==> flow/design.v <==
module decisiontree (
    input clk,
    input reset,
    input [15:0] study_hours,        
    input [15:0] attendance,         
    input [15:0] past_scores,        
    input [1:0] parental_edu,        
    input internet_access,           
    input extracurricular,           
    output reg pass_fail,            
    output reg decision_valid        
);
localparam FP_INT = 8;        
localparam FP_FRAC = 8;       
localparam TH_STUDY_HOURS = 16'd25;           
localparam TH_ATTENDANCE = 16'd7500;          
localparam TH_PAST_SCORES = 16'd75;           
localparam TH_ATTENDANCE_LEAF = 16'd8500;     
reg [15:0] study_hours_reg;
reg [15:0] attendance_reg;
reg [15:0] past_scores_reg;
reg [1:0] parental_edu_reg;
reg internet_access_reg;
reg extracurricular_reg;
reg [2:0] pipeline_stage;
always @(posedge clk or posedge reset) begin
    if (reset) begin
        study_hours_reg <= 0;
        attendance_reg <= 0;
        past_scores_reg <= 0;
        parental_edu_reg <= 0;
        internet_access_reg <= 0;
        extracurricular_reg <= 0;
        pipeline_stage <= 0;
        pass_fail <= 0;
        decision_valid <= 0;
    end else begin
        if (pipeline_stage == 0) begin
            study_hours_reg <= study_hours;
            attendance_reg <= attendance;
            past_scores_reg <= past_scores;
            parental_edu_reg <= parental_edu;
            internet_access_reg <= internet_access;
            extracurricular_reg <= extracurricular;
            pipeline_stage <= 1;
            decision_valid <= 0;
        end 
        else if (pipeline_stage == 1) begin
            if (study_hours_reg >= TH_STUDY_HOURS) begin
                pipeline_stage <= 2;
            end else begin
                pipeline_stage <= 3;
            end
        end
        else if (pipeline_stage == 2) begin
            if (attendance_reg >= TH_ATTENDANCE_LEAF) begin
                pass_fail <= 1;
                decision_valid <= 1;
                pipeline_stage <= 0;
            end else begin
                if (past_scores_reg >= TH_PAST_SCORES) begin
                    pass_fail <= 1;
                end else begin
                    pass_fail <= 0;
                end
                decision_valid <= 1;
                pipeline_stage <= 0;
            end
        end
        else if (pipeline_stage == 3) begin
            if (attendance_reg >= TH_ATTENDANCE) begin
                if (parental_edu_reg >= 2'b10) begin  
                    pass_fail <= 1;
                end else begin
                    pass_fail <= 0;
                end
            end else begin
                if (internet_access_reg && extracurricular_reg) begin
                    pass_fail <= 1;
                end else begin
                    pass_fail <= 0;
                end
            end
            decision_valid <= 1;
            pipeline_stage <= 0;
        end
    end
end
endmodule
# Step by step through the tools: decisiontree
# What the tools print for decisiontree, step after step.
# Line numbers count from 1 in the design file above.
# Operators: Yosys type, input widths -> output width; for muxes data width and select width s.
# Library cell names are shortened.
# The mark n/a stands for no value.
[design] top_module="decisiontree" clock="clk" lib="sky130hd" pvt_corner="tt_025C_1v80"

# Word level
# Source: Yosys, flattened and elaborated, memories not mapped. Widths are those after wreduce. Registers that Yosys merges into a memory's read port (data or address) are not register bits. Print and check cells do not count. Equal cells are merged and count once.
[word_totals] input_bits=54 mem_count=0 mem_bits_ro=0 ram_bits=0 ff_bits=57 latch_bits=0 clocked_rd_ports_x_width=0 output_inout_bits=2
[classes] mux=16 equal=4 shifts=0 compare=5 mul=0 n_addsub=0 div=0 n_reduce_logical=7 bitwise=2
[ops] operator="$ge 16x13->1 const B" count=1
[ops] operator="$ge 16x14->1 const B" count=1
[ops] operator="$ge 16x5->1 const B" count=1
[ops] operator="$ge 16x7->1 const B" count=1
[ops] operator="$mux 1" count=12
[ops] operator="$mux 3" count=4
[ops] operator="$eq 3x2->1 const B" count=2
[ops] operator="$reduce_bool 4->1" count=1
[ops] operator="$eq 3x1->1 const B" count=1
[ops] operator="$logic_not 3->1" count=1
[ops] operator="$reduce_and 3->1" count=1
[ops] operator="$reduce_bool 3->1" count=1
[ops] operator="$not 1->1" count=2
[ops] operator="$ge 2x2->1 const B" count=1
[ops] operator="$ne 2x2->1 const B" count=1
[ops] operator="$reduce_and 2->1" count=1
[ops] operator="$reduce_bool 2->1" count=1
[ops] operator="$logic_and 1x1->1" count=1

# Depth
# Longest topological path by Yosys (ltp), each cell counted once; first at word level (registers and memories cut), then after technology mapping (sequential cells cut; the memories' decode and read muxes count).
[logic_depth] ltp_word=5 ABC_AREA=0 depth_mapped=5 mapped_depth_nobuf=4

# Netlist
# The flow's flattened synthesis, as Yosys stat reports it; memories are mapped. The netlist is that of the ABC_AREA named above (0 if unset); the other value can give another one.
# Totals and module areas in this step are rounded.
[by_type] type="dfrtp_1" count=54 area_total_um2=1.35E+03
[by_type] type="mux2_2" count=48 area_total_um2=540.518
[by_type] type="buf_2" count=6 area_total_um2=30.029
[by_type] type="dfstp_2" count=1 area_total_um2=26.275
[by_type] type="nor4_2" count=2 area_total_um2=25.024
[by_type] type="a211oi_1" count=3 area_total_um2=22.522
[by_type] type="a21oi_1" count=4 area_total_um2=20.019
[by_type] type="nor2_1" count=5 area_total_um2=18.768
[by_type] type="nor4_1" count=3 area_total_um2=18.768
[by_type] type="a2111oi_2" count=1 area_total_um2=15.014
[by_type] type="nand2_1" count=4 area_total_um2=15.014
[by_type] type="nor4b_2" count=1 area_total_um2=15.014
[by_type] type="o211ai_1" count=2 area_total_um2=15.014
[by_type] type="nand4_1" count=2 area_total_um2=12.512
[by_type] type="inv_1" count=3 area_total_um2=11.261
[by_type] type="o41a_1" count=1 area_total_um2=11.261
[by_type] type="nor3_1" count=2 area_total_um2=10.01
[by_type] type="a211o_1" count=1 area_total_um2=8.758
# Not listed: further types 8, cells in them 8.
[synth_totals] n_buf=6 seq_area_mm2=0.0014 synth_area_mm2=0.0022 flip_flops=55 stdcells=151

# Timing after synthesis
# Source: OpenSTA report_checks on the synthesized netlist (no wires, ideal clock, input and output delay 20% of the period each), path of least setup slack; recovery checks are left aside. Register names are those of the netlist, which keeps one name where synthesis merged equal registers.
[synth_timing] path_kind="register to register" startpoint="register pipeline_stage" endpoint="register attendance_reg[10]" tclk_ns=1.46 arrival_ns=1.242 stages=4 required_time_ns=1.335 path_delay_ns=1.367 launch_ns=0.000 slack_ns=0.093 setup_ns=0.125 synth_period_reached_ns=1.367
# "path_delay_ns" is the arrival time less input delay plus setup time.
# "stages" counts driving pins, that of a launching flip-flop among them; a cell with two outputs on the path counts twice.
# "synth_period_reached_ns" = period - worst setup slack (recovery checks aside). The figure is calculated, with input and output delays left at 20% of the set period.
# An end named without its bit number is one bit of that signal or, where synthesis recoded a state register, one of its new flip-flops.
# At most two assigning lines are given for a register; there are more.
[synth_between] cell_sequence="dfstp_2 buf_2 buf_2 mux2_2"
[synth_rtl] item="start: declaration" line=25 source="reg [2:0] pipeline_stage;"
[synth_rtl] item="start: assignment" line=34 source="pipeline_stage <= 0;"
[synth_rtl] item="start: assignment" line=45 source="pipeline_stage <= 1;"
[synth_rtl] item="end: assignment" line=29 source="attendance_reg <= 0;"
[synth_rtl] item="end: assignment" line=40 source="attendance_reg <= attendance;"
[synth_rtl] item="end: declaration" line=20 source="reg [15:0] attendance_reg;"
# Chain of elaborated cells between the ends: none given.

# Timing after layout
# From the final timing report of entry A: the path of least setup slack in the routed layout; clock arrival at registers is part of the times.
[layout_timing] path_kind="register to register" startpoint="register attendance_reg[9]" endpoint="register pass_fail" required_time_ns=1.77 setup_ns=0.10 slack_ns=0.08 stages=4 tclk_ns=1.5 launch_ns=0.37 arrival_ns=1.70
# The rows between start and end are the longest chain of elaborated cells between them; the timing report does not say that the signal goes this way. Where chains are equally long, one stands for them.
# Each line given opens the expression or statement behind the cell; cells for indexed reads and writes are added by Yosys, which also makes memories of some case tables.
# At most two assigning lines are given for a register; there are more.
[layout_between] cell_sequence="dfrtp_1 o41a_1 a2111oi_4 nor4_2" elab_chain_len=4
[layout_rtl] item="start: declaration" line=20 source="reg [15:0] attendance_reg;"
[layout_rtl] item="start: assignment" line=29 source="attendance_reg <= 0;"
[layout_rtl] item="start: assignment" line=40 source="attendance_reg <= attendance;"
[layout_rtl] item="$ge 16x13->1" line=71 source="if (attendance_reg >= TH_ATTENDANCE) begin"
[layout_rtl] item="$mux 1" line=71
[layout_rtl] item="$mux 1" line=70 source="else if (pipeline_stage == 3) begin"
[layout_rtl] item="$mux 1" line=55 source="else if (pipeline_stage == 2) begin"
[layout_rtl] item="end: assignment" line=57 source="pass_fail <= 1;"
[layout_rtl] item="end: assignment" line=62 source="pass_fail <= 1;"
[layout_rtl] item="end: declaration" line=10 source="output reg pass_fail,"

Memo
Re: implementation data of decisiontree

Settings and measured results of 2 stored flow runs for module decisiontree (sky130hd), not sorted in any way. The constraints put input and output delay at 20% of the set period each and load the outputs with 0.01 pF.
"achieved clock period" is the run's clock period less its worst setup slack. It is reckoned from that one timing run; input and output delays stay at 20% of the period that was set.
"worst setup path time": the worst setup path's part of the clock period (all of it between registers, 20% less for each end at a port) less its slack. A launch clock that arrives late makes it longer, a capture clock that arrives late makes it shorter.
"power" rests on the timing tool's default activity at the inputs, not on a simulated workload.
Values from the reports are rounded here.
[entry A] settings: period_ns=1.5, CORE_UTILIZATION=62, PLACE_DENSITY_LB_ADDON=0.07, CELL_PAD_IN_SITES_GLOBAL_PLACEMENT=0, CELL_PAD_IN_SITES_DETAIL_PLACEMENT=0, TNS_END_PERCENT=5, GPL_ROUTABILITY_DRIVEN=1, CTS_CLUSTER_SIZE=73, CAP_MARGIN=5, MAX_ROUTING_LAYER=met5, CORE_MARGIN=2, SLEW_MARGIN=20
[entry A] result: chip area after synthesis (Yosys) 0.0022 sq mm, die area 0.0041 sq mm, standard-cell area of the final layout 0.0029 sq mm, utilization 86 %, worst setup slack after layout 0.075 ns, total negative slack 0.000 ns, power 0.0023 W, achieved clock period 1.425 ns, worst setup path time 1.42 ns, worst setup path kind register to register
[entry B] settings: period_ns=1.71, SETUP_SLACK_MARGIN=0.23, CAP_MARGIN=20, CORE_MARGIN=2, CORE_UTILIZATION=40, SLEW_MARGIN=20
[entry B] result: chip area after synthesis (Yosys) 0.0022 sq mm, die area 0.0062 sq mm, standard-cell area of the final layout 0.003 sq mm, utilization 54 %, worst setup slack after layout 0.26 ns, total negative slack 0.000 ns, power 0.0021 W, achieved clock period 1.446 ns, worst setup path time 1.45 ns, worst setup path kind register to register
